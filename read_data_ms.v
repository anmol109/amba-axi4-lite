==> flow/design.v <==
module read_data_ms(ACLK, ARESETn, RVALID, RREADY, i_RDATA, o_RDATA, i_RRESP, o_RRESP);
input ACLK, ARESETn;
input RVALID, RREADY;
input [31:0] i_RDATA;
input [1:0] i_RRESP;
output [31:0] o_RDATA;
output [1:0] o_RRESP;
wire [31:0] w_RDATA;
wire [1:0] w_RRESP;
wire o_RVALID,o_RREADY;
read_data_slave data2 (ACLK, ARESETn, RVALID, o_RVALID, o_RREADY, i_RDATA, w_RDATA, i_RRESP, w_RRESP);
read_data_master data1 (ACLK, ARESETn ,o_RVALID, RREADY, o_RREADY, w_RDATA, o_RDATA, w_RRESP, o_RRESP);
endmodule
module read_data_master(ACLK, ARESETn ,RVALID, i_RREADY, o_RREADY, i_RDATA, o_RDATA, i_RRESP, o_RRESP);
input ACLK, ARESETn;
input RVALID, i_RREADY;
input [31:0] i_RDATA;   
input [1:0] i_RRESP;
output reg o_RREADY; 
output reg [1:0] o_RRESP;     
output reg [31:0] o_RDATA; 
always @ (posedge ACLK) begin
o_RRESP<=i_RRESP;
o_RDATA <= i_RDATA;
o_RREADY <= i_RREADY;
if(ARESETn)
begin
o_RREADY <= 0;
o_RDATA <= 0;
end
end
endmodule
module read_data_slave(ACLK, ARESETn, i_RVALID, o_RVALID, RREADY, i_RDATA, o_RDATA, i_RRESP, o_RRESP);
input ACLK, ARESETn;
input i_RVALID, RREADY;
input [31:0] i_RDATA;
input[1:0] i_RRESP;
output reg o_RVALID; 
output reg [1:0] o_RRESP; 
output reg [31:0] o_RDATA; 
always @ (posedge ACLK)
begin
o_RVALID <= i_RVALID;
if(ARESETn)
begin
o_RVALID <= 0;
o_RDATA <= 0;
end
else if(RREADY && o_RVALID)
begin
 o_RDATA <= i_RDATA;
 o_RRESP <= i_RRESP;
 end
else begin
 o_RDATA <= 32'b0;
 o_RRESP<=2'b0;
 end
end
endmodule
* Reports on read_data_ms
The steps from the RTL of read_data_ms to its reports follow in flow order.
Line numbers count from 1 in the design file above.
Operators: Yosys type, input widths -> output width; for muxes data width and select width s.
Not given: n/a
- Top module :: read_data_ms
- Clock input :: ACLK
- Library :: sky130hd
- Corner :: tt_025C_1v80

* Word level
Yosys after proc, flatten, opt, wreduce and memory -nomap, before mapping. Enables and synchronous resets that opt folds into registers are not counted as muxes. Memory bits, and registers merged into a memory's read port (data or address), are not among the register bits. Print and check cells are not counted. Equal cells are merged and count once.
- Register bits after elaboration :: 70
- Reductions and logical operators :: 2
- Bitwise gates (word level) :: 1
** Operators with widths (number)
- $reduce_or 2->1 :: 1
- $logic_and 1x1->1 :: 1
- $not 1->1 :: 1

* Depth
Depth = most cells in a row (Yosys ltp): at word level without a register or memory, in the mapped netlist without a sequential cell, where the memories' decode and read muxes count.
- Depth after elaboration :: 3
- ABC_AREA :: 1
- Gate-level depth with buffers :: 5

* Synthesis result
Yosys stat after the flow's synthesis: flattened, memories mapped to cells. It holds for the ABC_AREA given above (unset counts as 0); a run with the other value may have another netlist.
- Cell count :: 216
- Synthesis area :: 2094.5 µm²
- Flip-flop cells :: 70
- Sequential part of the area :: 1421.4 µm²
- Buffers :: 7
** Cells by type
- sky130_fd_sc_hd__dfxtp_1 :: number 68, total area 1.36E+03 µm²
- sky130_fd_sc_hd__inv_1 :: number 68, total area 255.245 µm²
- sky130_fd_sc_hd__nor2_2 :: number 30, total area 187.68 µm²
- sky130_fd_sc_hd__nor2_1 :: number 38, total area 142.637 µm²
- sky130_fd_sc_hd__edfxtp_1 :: number 2, total area 60.058 µm²
- sky130_fd_sc_hd__buf_6 :: number 4, total area 45.043 µm²
- sky130_fd_sc_hd__nand3_4 :: number 1, total area 17.517 µm²
- sky130_fd_sc_hd__buf_2 :: number 3, total area 15.014 µm²
- sky130_fd_sc_hd__inv_4 :: number 1, total area 6.256 µm²
- sky130_fd_sc_hd__nand2_1 :: number 1, total area 3.754 µm²

* Worst setup path after synthesis
Source: OpenSTA report_checks on the synthesized netlist (no wires, ideal clock, input and output delay 20% of the period each), path of least setup slack; recovery checks are left aside. Register names are those of the netlist, which keeps one name where synthesis merged equal registers.
- Path type :: input to register
- Start point :: input port ARESETn
- End point :: register data2.o_RDATA[0]
- Data required time :: 0.958 ns
- Library setup time :: 0.062 ns
- Path slack :: 0.282 ns
- Arrival :: 0.677 ns
- Path delay :: 0.535 ns
- External input delay :: 0.204 ns
- Driving pins on the path :: 5
- Clock period :: 1.02 ns
- Period reached after synthesis :: 0.738 ns
"path delay" is the arrival time less input delay plus setup time.
"driving pins on the path" counts driving pins, that of a launching flip-flop among them; a cell with two outputs on the path counts twice.
"period reached after synthesis" = period - worst setup slack (recovery checks aside). The figure is calculated, with input and output delays left at 20% of the set period.
The rows between start and end are the longest chain of elaborated cells between them; the timing report does not say that the signal goes this way. Where chains are equally long, one stands for them.
Each line given opens the expression or statement behind the cell; cells for indexed reads and writes are added by Yosys, which also makes memories of some case tables.
At most two assigning lines are given for a register; there are more.
- Cell sequence :: sky130_fd_sc_hd__buf_6 > sky130_fd_sc_hd__inv_4 > sky130_fd_sc_hd__nand3_4 > sky130_fd_sc_hd__buf_6 > sky130_fd_sc_hd__nor2_2
- Cells in the longest elaborated chain :: 1
- Elaborated cells between the ends (all ways) :: 1
- RTL lines with such cells :: 0
- Classes of those cells :: reduce/logical: 1
** Ends and longest elaborated chain, after synthesis
- start, declared :: line 2 : input ACLK, ARESETn;
- $reduce_or 2->1
- end, assigned :: line 47 : o_RDATA <= 0;
- end, assigned :: line 51 : o_RDATA <= i_RDATA;
- end, declared :: line 40 : output reg [31:0] o_RDATA;

* Path in the finished layout
From the final timing report of job 1: the path of least setup slack in the routed layout; clock arrival at registers is part of the times.
- Path type :: register to output
- Start point :: register data1.o_RDATA[2]
- End point :: output port o_RDATA[2]
- Path slack :: -0.05 ns
- Clock period :: 1.09 ns
- Data required time :: 0.87 ns
- External output delay :: 0.22 ns
- Driving pins on the path :: 2
- Arrival :: 0.92 ns
- Cell sequence :: sky130_fd_sc_hd__dfxtp_1 > sky130_fd_sc_hd__buf_2
- Cells in the longest elaborated chain :: 0
- Elaborated cells between the ends (all ways) :: 0
- RTL lines with such cells :: 0
** Ends and longest elaborated chain, post-layout
- start, declared :: line 21 : output reg [31:0] o_RDATA;
- start, assigned :: line 24 : o_RDATA <= i_RDATA;
- start, assigned :: line 29 : o_RDATA <= 0;
- end, declared :: line 6 : output [31:0] o_RDATA;

Measured data: module read_data_ms, platform sky130hd, 2 stored runs of the flow under differing settings, order arbitrary. Input and output delays are each 20% of the period that was set; the output load is 0.01 pF.
"achieved period": clock period set for the run, less the worst setup slack. It is reckoned from that one timing run; input and output delays stay at 20% of the period that was set.
By "allowed time less slack (worst setup path)" is meant the share of the clock period that the worst setup path is allowed (20% is reserved at inputs, 20% at outputs), minus its slack. Clock arrival times at its registers enter into it.
"total power after layout": no workload was simulated; the value follows from the tool's default switching activity.

* Job 1
** Files
==> flow/run.sh <==
#!/bin/bash
# the make line also repeats the synthesis and layout settings of config.mk as NAME=value (left out here)
make -C /OpenROAD-flow-scripts/flow DESIGN_CONFIG=/design/flow/config.mk WORK_HOME=/design/flow/orfs CLKGATE_MAP_FILE= finish
==> flow/config.mk <==
export PLATFORM = sky130hd
export DESIGN_NAME = read_data_ms
export DESIGN_NICKNAME = read_data_ms
export VERILOG_FILES = /design/flow/design.v
export SDC_FILE = /design/flow/constraint.sdc
export NUM_CORES = 4
export LEC_CHECK = 0
export ABC_AREA = 1
export CAP_MARGIN = 20
export CORE_MARGIN = 3
export CORE_UTILIZATION = 62
export CTS_CLUSTER_SIZE = 20
export PLACE_DENSITY_LB_ADDON = 0.2
export SLEW_MARGIN = 20
==> flow/constraint.sdc <==
create_clock -name core_clock -period 1.09 [get_ports {ACLK}]
set_input_delay 0.2180 -clock core_clock [delete_from_list [all_inputs] [get_ports {ACLK}]]
set_output_delay 0.2180 -clock core_clock [all_outputs]
set_load 0.01 [all_outputs]
** Results
- Allowed time less slack (worst setup path) :: 0.92 ns
- Class of the worst setup path :: register to output
- Standard-cell area of the final layout :: 2964.1 µm²
- Utilization in the final report :: 94.8 %
- Setup slack of the worst path :: -0.047 ns
- Netlist area reported by Yosys :: 2094.5 µm²
- Die outline area :: 4111.4 µm²
- Worst hold slack after layout :: 0.358 ns
- Total power after layout :: 4324 µW
- Total negative setup slack :: -0.091 ns
- Achieved period :: 1.137 ns

* Job 2
** Files
==> flow/run.sh <==
#!/bin/bash
# the make line also repeats the synthesis and layout settings of config.mk as NAME=value (left out here)
make -C /OpenROAD-flow-scripts/flow DESIGN_CONFIG=/design/flow/config.mk WORK_HOME=/design/flow/orfs CLKGATE_MAP_FILE= finish
==> flow/config.mk <==
export PLATFORM = sky130hd
export DESIGN_NAME = read_data_ms
export DESIGN_NICKNAME = read_data_ms
export VERILOG_FILES = /design/flow/design.v
export SDC_FILE = /design/flow/constraint.sdc
export NUM_CORES = 4
export LEC_CHECK = 0
export ABC_AREA = 0
export CAP_MARGIN = 30
export CELL_PAD_IN_SITES_GLOBAL_PLACEMENT = 1
export CORE_MARGIN = 2
export CORE_UTILIZATION = 30
export CTS_CLUSTER_SIZE = 71
export GPL_ROUTABILITY_DRIVEN = 1
export HOLD_SLACK_MARGIN = 0.1
export MAX_ROUTING_LAYER = met4
export MIN_ROUTING_LAYER = met2
export PLACE_DENSITY = 0.73
export SLEW_MARGIN = 20
==> flow/constraint.sdc <==
create_clock -name core_clock -period 0.581 [get_ports {ACLK}]
set_input_delay 0.1162 -clock core_clock [delete_from_list [all_inputs] [get_ports {ACLK}]]
set_output_delay 0.1162 -clock core_clock [all_outputs]
set_load 0.01 [all_outputs]
** Results
- Total power after layout :: 8787 µW
- Utilization in the final report :: 45.6 %
- Die outline area :: 7535.1 µm²
- Worst hold slack after layout :: 0.170 ns
- Standard-cell area of the final layout :: 3062.9 µm²
- Achieved period :: 0.885 ns
- Setup slack of the worst path :: -0.304 ns
- Allowed time less slack (worst setup path) :: 0.77 ns
- Class of the worst setup path :: register to output
- Netlist area reported by Yosys :: 2057.0 µm²
- Total negative setup slack :: -18.302 ns

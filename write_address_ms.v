==> flow/design.v <==
module write_address_ms(ACLK, ARESETn, AWVALID, AWREADY, i_AWADDR, o_AWADDR, AWPROT);
input ACLK, ARESETn;
input AWREADY, AWVALID;
input [31:0] i_AWADDR;
input [2:0] AWPROT;
output [31:0]o_AWADDR;
wire o_AWREADY, o_AWVALID;
wire [31:0] w_AWADDR;
write_address_master addr_m(ACLK, ARESETn, AWVALID, o_AWVALID, o_AWREADY, i_AWADDR, w_AWADDR, AWPROT);
write_address_slave addr_s(ACLK, ARESETn, o_AWVALID, AWREADY, o_AWREADY, w_AWADDR, o_AWADDR);
endmodule
module write_address_master(ACLK, ARESETn,i_AWVALID, o_AWVALID, AWREADY, i_AWADDR, o_AWADDR, AWPROT);
	input ACLK;
	input ARESETn;
	input i_AWVALID;
	input AWREADY;
	output reg o_AWVALID;
	input [31:0] i_AWADDR;
	output reg [31:0] o_AWADDR;
	input [2:0] AWPROT;          
	always @(posedge ACLK) begin
		o_AWVALID <= i_AWVALID;
		if(ARESETn)
		begin
		o_AWADDR <= 32'b0;
		o_AWVALID <=1'b0;
		end
		if (o_AWVALID && AWREADY) 
		o_AWADDR <= i_AWADDR;
		else 
		o_AWADDR <= 32'b0;
	end
endmodule	
module write_address_slave(ACLK,ARESETn, AWVALID, i_AWREADY, o_AWREADY, i_AWADDR, o_AWADDR);
	input ACLK;
	input ARESETn;
	output reg o_AWREADY;
	input i_AWREADY;
	input AWVALID;
	input [31:0] i_AWADDR;
	output reg [31:0] o_AWADDR;
	always @(posedge ACLK) begin  
		o_AWREADY <= i_AWREADY;    
		if(ARESETn) begin
		o_AWADDR <= 32'b0;
		o_AWREADY <=1'b0;
		end
		if (AWVALID && o_AWREADY) 
		o_AWADDR <= i_AWADDR;
		else 
		o_AWADDR <= 32'b0;
	end
endmodule
# ---- Step by step through the tools: write_address_ms
# Tool output for the design above, in the order of the flow.
# Line numbers count from 1 in the design file above.
# Operators: Yosys type, input widths -> output width; for muxes data width and select width s.
# Library cell names are shortened.
# A cell with -- has no value.
dict set report design {
  top_module {write_address_ms}
  clk_port {ACLK}
  lib {sky130hd}
  corner {tt_025C_1v80}
}

# ---- Word-level counts
# Source: Yosys, flattened and elaborated, memories not mapped. Widths are those after wreduce; folded enables and synchronous resets count as part of the registers. Registers that Yosys merges into a memory's read port (data or address) are not register bits. Print and check cells do not count. Equal cells are merged and count once.
dict set report word_totals {
  register_bits 66
  latchBits 0
  ramBits 0
  mem_bits_ro 0
  clocked_rd_ports_x_width 0
  mem_count 0
  input_bits 39
  output_inout_bits 32
  word_cells 5
}
dict set report op_classes {
  addsub 0
  multipliers 0
  div_mod_pow 0
  compare 0
  eq_ne 0
  shift 0
  muxes 0
  logic 0
  reduce_logical 1
}
# op n
set op_table {}
lappend op_table {{$logic_and 1x1->1} 1}

# ---- Longest topological paths
# Yosys ltp: most cells in a row. Word level: on the elaborated netlist, between registers, memories and ports. Mapped: between sequential cells and ports; inverters and the memories' decode and read muxes count.
dict set report logic_depth {
  depth_word 1
  ABC_AREA 0
  depth_mapped 3
  mapped_depth_nobuf 1
}

# ---- Synthesis result
# The flow's flattened synthesis, as Yosys stat reports it; memories are mapped. The netlist is that of the ABC_AREA named above (0 if unset); the other value can give another one.
# Totals and module areas in this step are rounded.
# cell_type n type_area_um2
set by_type {}
lappend by_type {dfxtp_1 66 1.32E+03}
lappend by_type {and3_1 64 400.384}
lappend by_type {buf_6 8 90.086}
lappend by_type {buf_2 6 30.029}
lappend by_type {nor2b_1 2 12.512}
dict set report synth_totals {
  cells 146
  area_mm2 0.001854
  seq_area_mm2 0.001321
  ff_cells 66
  buf_cells 14
}
# By module: a second synthesis without flattening, with its own total; a netlist apart from the flattened one above.
dict set report unflattened {
  hier_cells 144
  area_unflattened_mm2 0.001874
}
# Rows give one instance, submodules left out.
# module n_inst cells mod_area_mm2 seq_area_mm2
set by_module {}
lappend by_module {write_address_master 1 72 0.0009371 0.0006606}
lappend by_module {write_address_slave 1 72 0.0009371 0.0006606}
lappend by_module {write_address_ms 1 0 0 0}

# ---- Timing after synthesis
# Path of least setup slack by OpenSTA after synthesis, without wires, with an ideal clock, recovery checks aside; 20% of the period is set as input and as output delay. Where synthesis merged equal registers, the netlist keeps one of their names.
dict set report synth_timing {
  kind {register to register}
  startpoint {reg addr_m.o_AWVALID}
  endpoint {reg addr_m.o_AWADDR[0]}
  tclk_ns 1.08
  setup_time_ns 0.116
  t_first_pin_ns 0.000
  arrival_ns 0.692
  required_ns 0.964
  path_slack_ns 0.273
  delay_ns 0.808
  path_stages 4
  n_path_buf 2
  period_less_setup_slack_ns 0.807
}
# "delay_ns" = arrival - input delay + setup time.
# "path_stages": output pins that drive a net of the path, with the launching flip-flop's if there is one; two outputs of one cell count as two.
# "period_less_setup_slack_ns" is the clock period less the worst setup slack; recovery checks do not enter. This is arithmetic on one report: input and output delays are still those of the set period (20% each).
# Between the ends stands the longest chain of elaborated cells between them, by number of cells; it is not shown to be the way that was timed. Of several equally long chains one is given.
# Each line given opens the expression or statement behind the cell; cells for indexed reads and writes are added by Yosys, which also makes memories of some case tables.
# At most two assigning lines are given for a register; there are more.
dict set report synth_via {
  cell_sequence {dfxtp_1 > buf_6 > buf_6 > and3_1}
  elab_chain_len 1
  cells_between 1
  cone_classes {reduce/logical (1)}
}
# item line_no
set synth_lines {}
lappend synth_lines {{from (decl)} 17} ;# output reg o_AWVALID;
lappend synth_lines {{from (assign)} 22} ;# o_AWVALID <= i_AWVALID;
lappend synth_lines {{from (assign)} 26} ;# o_AWVALID <=1'b0;
lappend synth_lines {{$logic_and 1x1->1} 28} ;# if (o_AWVALID && AWREADY)
lappend synth_lines {{to (assign)} 25} ;# o_AWADDR <= 32'b0;
lappend synth_lines {{to (assign)} 29} ;# o_AWADDR <= i_AWADDR;
lappend synth_lines {{to (decl)} 19} ;# output reg [31:0] o_AWADDR;

# ---- Worst path after layout
# Path of least setup slack in the final report of run 1 (OpenROAD, finished layout, wires in). Where an end is a register, its clock arrival counts in the times.
dict set report layout_timing {
  kind {register to output}
  startpoint {reg addr_s.o_AWADDR[14]}
  endpoint {out o_AWADDR[14]}
  tclk_ns 1.08
  out_delay_ns 0.22
  t_first_pin_ns 0.32
  arrival_ns 0.75
  required_ns 0.86
  path_slack_ns 0.11
  path_stages 2
  n_path_buf 1
}
# At most two assigning lines are given for a register; there are more.
dict set report layout_via {
  cell_sequence {dfxtp_2 > buf_2}
  elab_chain_len 0
  cells_between 0
  lines_between 0
}
# item line_no
set layout_lines {}
lappend layout_lines {{from (decl)} 41} ;# output reg [31:0] o_AWADDR;
lappend layout_lines {{from (assign)} 45} ;# o_AWADDR <= 32'b0;
lappend layout_lines {{from (assign)} 49} ;# o_AWADDR <= i_AWADDR;
lappend layout_lines {{to (decl)} 6} ;# output [31:0]o_AWADDR;

FLOW RESULTS
============

write_address_ms through Yosys and OpenROAD on sky130hd: 2 stored runs, unordered, with their settings and measured results. The constraints put input and output delay at 20% of the set period each and load the outputs with 0.01 pF.
"clock_period_reached_ns" = clock period - worst setup slack. The figure is calculated, with input and output delays left at 20% of the set period.
"fin_power_mw" is the tool's figure for a default switching activity; nothing was simulated.
Values from the reports are rounded here.

[flow] run 1: files
==> flow/run.sh <==
#!/bin/bash
# the make line also repeats the synthesis and layout settings of config.mk as NAME=value (left out here)
make -C /OpenROAD-flow-scripts/flow DESIGN_CONFIG=/design/flow/config.mk WORK_HOME=/design/flow/orfs CLKGATE_MAP_FILE= finish
==> flow/config.mk <==
export PLATFORM = sky130hd
export DESIGN_NAME = write_address_ms
export DESIGN_NICKNAME = write_address_ms
export VERILOG_FILES = /design/flow/design.v
export SDC_FILE = /design/flow/constraint.sdc
export NUM_CORES = 4
export LEC_CHECK = 0
export ABC_AREA = 0
export CAP_MARGIN = 5
export CORE_ASPECT_RATIO = 1.26
export CORE_MARGIN = 10
export CORE_UTILIZATION = 15
export CTS_CLUSTER_DIAMETER = 294
export PLACE_DENSITY = 0.45
export SETUP_SLACK_MARGIN = 0.11
export SLEW_MARGIN = 20
export TNS_END_PERCENT = 95
==> flow/constraint.sdc <==
create_clock -name core_clock -period 1.08 [get_ports {ACLK}]
set_input_delay 0.2160 -clock core_clock [delete_from_list [all_inputs] [get_ports {ACLK}]]
set_output_delay 0.2160 -clock core_clock [all_outputs]
set_load 0.01 [all_outputs]

[flow] run 1: metrics
[metrics] ys_area_mm2 = 0.001854
[metrics] dieArea_mm2 = 0.01724
[metrics] layout_stdcell_area_mm2 = 0.002873
[metrics] util_frac = 0.237
[metrics] setup_ws_ns = 0.111
[metrics] total_negative_slack_ns = 0.000
[metrics] holdWs_ns = 0.440
[metrics] fin_power_mw = 5.306
[metrics] clock_period_reached_ns = 0.969

[flow] run 2: files
==> flow/run.sh <==
#!/bin/bash
# the make line also repeats the synthesis and layout settings of config.mk as NAME=value (left out here)
make -C /OpenROAD-flow-scripts/flow DESIGN_CONFIG=/design/flow/config.mk WORK_HOME=/design/flow/orfs CLKGATE_MAP_FILE= finish
==> flow/config.mk <==
export PLATFORM = sky130hd
export DESIGN_NAME = write_address_ms
export DESIGN_NICKNAME = write_address_ms
export VERILOG_FILES = /design/flow/design.v
export SDC_FILE = /design/flow/constraint.sdc
export NUM_CORES = 4
export LEC_CHECK = 0
export CAP_MARGIN = 40
export CORE_MARGIN = 2
export CORE_UTILIZATION = 16
export CTS_CLUSTER_DIAMETER = 24
export GPL_TIMING_DRIVEN = 1
export MAX_ROUTING_LAYER = met4
export PLACE_DENSITY = 0.82
export SLEW_MARGIN = 35
==> flow/constraint.sdc <==
create_clock -name core_clock -period 1.25 [get_ports {ACLK}]
set_input_delay 0.2500 -clock core_clock [delete_from_list [all_inputs] [get_ports {ACLK}]]
set_output_delay 0.2500 -clock core_clock [all_outputs]
set_load 0.01 [all_outputs]

[flow] run 2: metrics
[metrics] ys_area_mm2 = 0.001854
[metrics] dieArea_mm2 = 0.01247
[metrics] layout_stdcell_area_mm2 = 0.002868
[metrics] util_frac = 0.252
[metrics] setup_ws_ns = 0.076
[metrics] total_negative_slack_ns = 0.000
[metrics] holdWs_ns = 0.446
[metrics] fin_power_mw = 4.722
[metrics] clock_period_reached_ns = 1.174
